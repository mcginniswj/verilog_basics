==> flow/design.v <==
`timescale 1ns / 1ps
module Shift_Register(
    input clk, en, shift_in,
    output shift_out
);
    parameter WIDTH = 32;
    reg [WIDTH-1:0] shreg;
    integer i;
always @(posedge clk)
    begin
    if (en)
        begin
            for (i = 0; i < WIDTH-1; i = i+1)
                shreg[i+1] <= shreg[i];
                shreg[0] <= shift_in;
            end
        end
    assign shift_out = shreg[WIDTH-1];
endmodule
# == From RTL to reports: Shift_Register ==
# What the tools print for Shift_Register, step after step.
# Lines are those of the file above, counted from 1.
# Operators carry their Yosys type and port widths (W data, S select, Z words).
# Cell names lack the library's common part.
# The mark - stands for no value.
# setup
top,Shift_Register
clock,clk
lib,sky130hd
pvt_corner,tt_025C_1v80

# == Word level ==
# Yosys after proc, flatten, opt, wreduce and memory -nomap, before mapping. Enables and synchronous resets that opt folds into registers are not counted as muxes. Memory bits, and registers merged into a memory's read port (data or address), are not among the register bits. Print and check cells are not counted. Equal cells are merged and count once.
# word_totals
regBits,32
latchBits,0
ramBits,0
romBits,0
clocked_rd_ports_x_width,0
mem_count,0
inputBits,3
out_inout_bits,1
elab_cells,32
# classes
addsub,0
mul,0
div_mod_pow,0
n_cmp,0
n_eq,0
shifts,0
n_mux,0
n_logic,0
n_reduce_logical,0

# == Logic depth ==
# Depth = most cells in a row (Yosys ltp): at word level without a register or memory, in the mapped netlist without a sequential cell, where the memories' decode and read muxes count.
# logic_depth
ltp_word,0
ABC_AREA,0
ltp_mapped,0
mapped_depth_nobuf,0

# == Synthesis result ==
# Yosys stat after the flow's synthesis: flattened, memories mapped to cells. It holds for the ABC_AREA given above (unset counts as 0); a run with the other value may have another netlist.
# Totals and module areas in this step are rounded.
# synth_totals
cells,32
yosys_area_um2,961
seq_area_um2,961
flip_flops,32
buf_cells,0
# types
cell,n,area_total_um2
edfxtp_1,32,960.922

# == Path before layout ==
# Source: OpenSTA report_checks on the synthesized netlist (no wires, ideal clock, input and output delay 20% of the period each), path of least setup slack; recovery checks are left aside. Register names are those of the netlist, which keeps one name where synthesis merged equal registers.
# synth_timing
path_type,reg-to-reg
from,register shreg[9]
to,register shreg[10]
period_ns,0.585
setup_ns,0.266
t_first_pin_ns,0.000
arrival_ns,0.323
required_ns,0.319
slack_ns,-0.004
path_delay_ns,0.589
driving_pins,1
path_buffers,0
period_less_setup_slack_ns,0.589
# "path_delay_ns" is the arrival time less input delay plus setup time.
# "driving_pins" counts driving pins, that of a launching flip-flop among them; a cell with two outputs on the path counts twice.
# "period_less_setup_slack_ns" = period - worst setup slack (recovery checks aside). The figure is calculated, with input and output delays left at 20% of the set period.
# synth_via
cell_sequence,edfxtp_1
elab_chain_cells,0
cells_between,0
lines_between,0
# synth_rtl
element,line_no,text
from (decl),7,reg [WIDTH-1:0] shreg;
from (assign),14,shreg[i+1] <= shreg[i];
to (assign),14,
to (decl),7,

# == Timing after layout ==
# From the final timing report of record 1: the path of least setup slack in the routed layout; clock arrival at registers is part of the times.
# layout_timing
path_type,reg-to-output
from,register shreg[31]
to,output port shift_out
period_ns,0.592
out_delay_ns,0.12
t_first_pin_ns,0.31
arrival_ns,0.81
required_ns,0.47
slack_ns,-0.34
driving_pins,2
path_buffers,1
# layout_via
cell_sequence,edfxtp_1 -> buf_2
elab_chain_cells,0
cells_between,0
lines_between,0
# layout_rtl
element,line_no,text
from (decl),7,reg [WIDTH-1:0] shreg;
from (assign),14,shreg[i+1] <= shreg[i];
to (decl),4,output shift_out

## Implementation results

Stored flow runs of Shift_Register (2 of them; Yosys, OpenROAD, sky130hd). They differ in their settings and are not a sequence. Constraints: input delay and output delay 20% of the set period each, output load 0.01 pF.
"achieved_period_ns" means the clock period less the worst setup slack. The figure is calculated, with input and output delays left at 20% of the set period.
"worstPathTime_ns" means the part of the period allowed to the worst setup path (the constraints hold back 20% at inputs and 20% at outputs) less its slack; where the path has registers, the arrival times of their clocks count too.
"final_power_uw" rests on the timing tool's default activity at the inputs, not on a simulated workload.
Results are given in rounded form.

Record 1, flow files:
==> flow/run.sh <==
#!/bin/bash
# the make line also repeats the synthesis and layout settings of config.mk as NAME=value (left out here)
make -C /OpenROAD-flow-scripts/flow DESIGN_CONFIG=/design/flow/config.mk WORK_HOME=/design/flow/orfs CLKGATE_MAP_FILE= finish
==> flow/config.mk <==
export PLATFORM = sky130hd
export DESIGN_NAME = Shift_Register
export DESIGN_NICKNAME = Shift_Register
export VERILOG_FILES = /design/flow/design.v
export SDC_FILE = /design/flow/constraint.sdc
export NUM_CORES = 4
export LEC_CHECK = 0
export CAP_MARGIN = 20
export CORE_MARGIN = 2
export CORE_UTILIZATION = 40
export SETUP_SLACK_MARGIN = 0.0
export SLEW_MARGIN = 20
==> flow/constraint.sdc <==
create_clock -name core_clock -period 0.592 [get_ports {clk}]
set_input_delay 0.1184 -clock core_clock [delete_from_list [all_inputs] [get_ports {clk}]]
set_output_delay 0.1184 -clock core_clock [all_outputs]
set_load 0.01 [all_outputs]

==> results of record 1, as CSV <==
result,value
achieved_period_ns,0.933
ws_setup_ns,-0.341
final_die_area_um2,2810
synthesis_area_um2,961
holdWs_ns,0.229
final_power_uw,3810
worstPathTime_ns,0.81
timing.worst_path_kind,"reg-to-output"
cell_area_final_um2,1100
post_route_util_pct,49.4
setupTns_ns,-1.32

Record 2, flow files:
==> flow/run.sh <==
#!/bin/bash
# the make line also repeats the synthesis and layout settings of config.mk as NAME=value (left out here)
make -C /OpenROAD-flow-scripts/flow DESIGN_CONFIG=/design/flow/config.mk WORK_HOME=/design/flow/orfs CLKGATE_MAP_FILE= finish
==> flow/config.mk <==
export PLATFORM = sky130hd
export DESIGN_NAME = Shift_Register
export DESIGN_NICKNAME = Shift_Register
export VERILOG_FILES = /design/flow/design.v
export SDC_FILE = /design/flow/constraint.sdc
export NUM_CORES = 4
export LEC_CHECK = 0
export CAP_MARGIN = 20
export CELL_PAD_IN_SITES_DETAIL_PLACEMENT = 0
export CELL_PAD_IN_SITES_GLOBAL_PLACEMENT = 2
export CORE_MARGIN = 10
export CORE_UTILIZATION = 24
export GPL_ROUTABILITY_DRIVEN = 0
export MAX_ROUTING_LAYER = met5
export PLACE_DENSITY = 0.62
export SLEW_MARGIN = 30
==> flow/constraint.sdc <==
create_clock -name core_clock -period 0.617 [get_ports {clk}]
set_input_delay 0.1234 -clock core_clock [delete_from_list [all_inputs] [get_ports {clk}]]
set_output_delay 0.1234 -clock core_clock [all_outputs]
set_load 0.01 [all_outputs]

==> results of record 2, as CSV <==
result,value
achieved_period_ns,0.890
ws_setup_ns,-0.273
final_die_area_um2,6930
synthesis_area_um2,961
holdWs_ns,0.362
final_power_uw,4100
worstPathTime_ns,0.77
timing.worst_path_kind,"reg-to-output"
cell_area_final_um2,1170
post_route_util_pct,31.0
setupTns_ns,-0.439
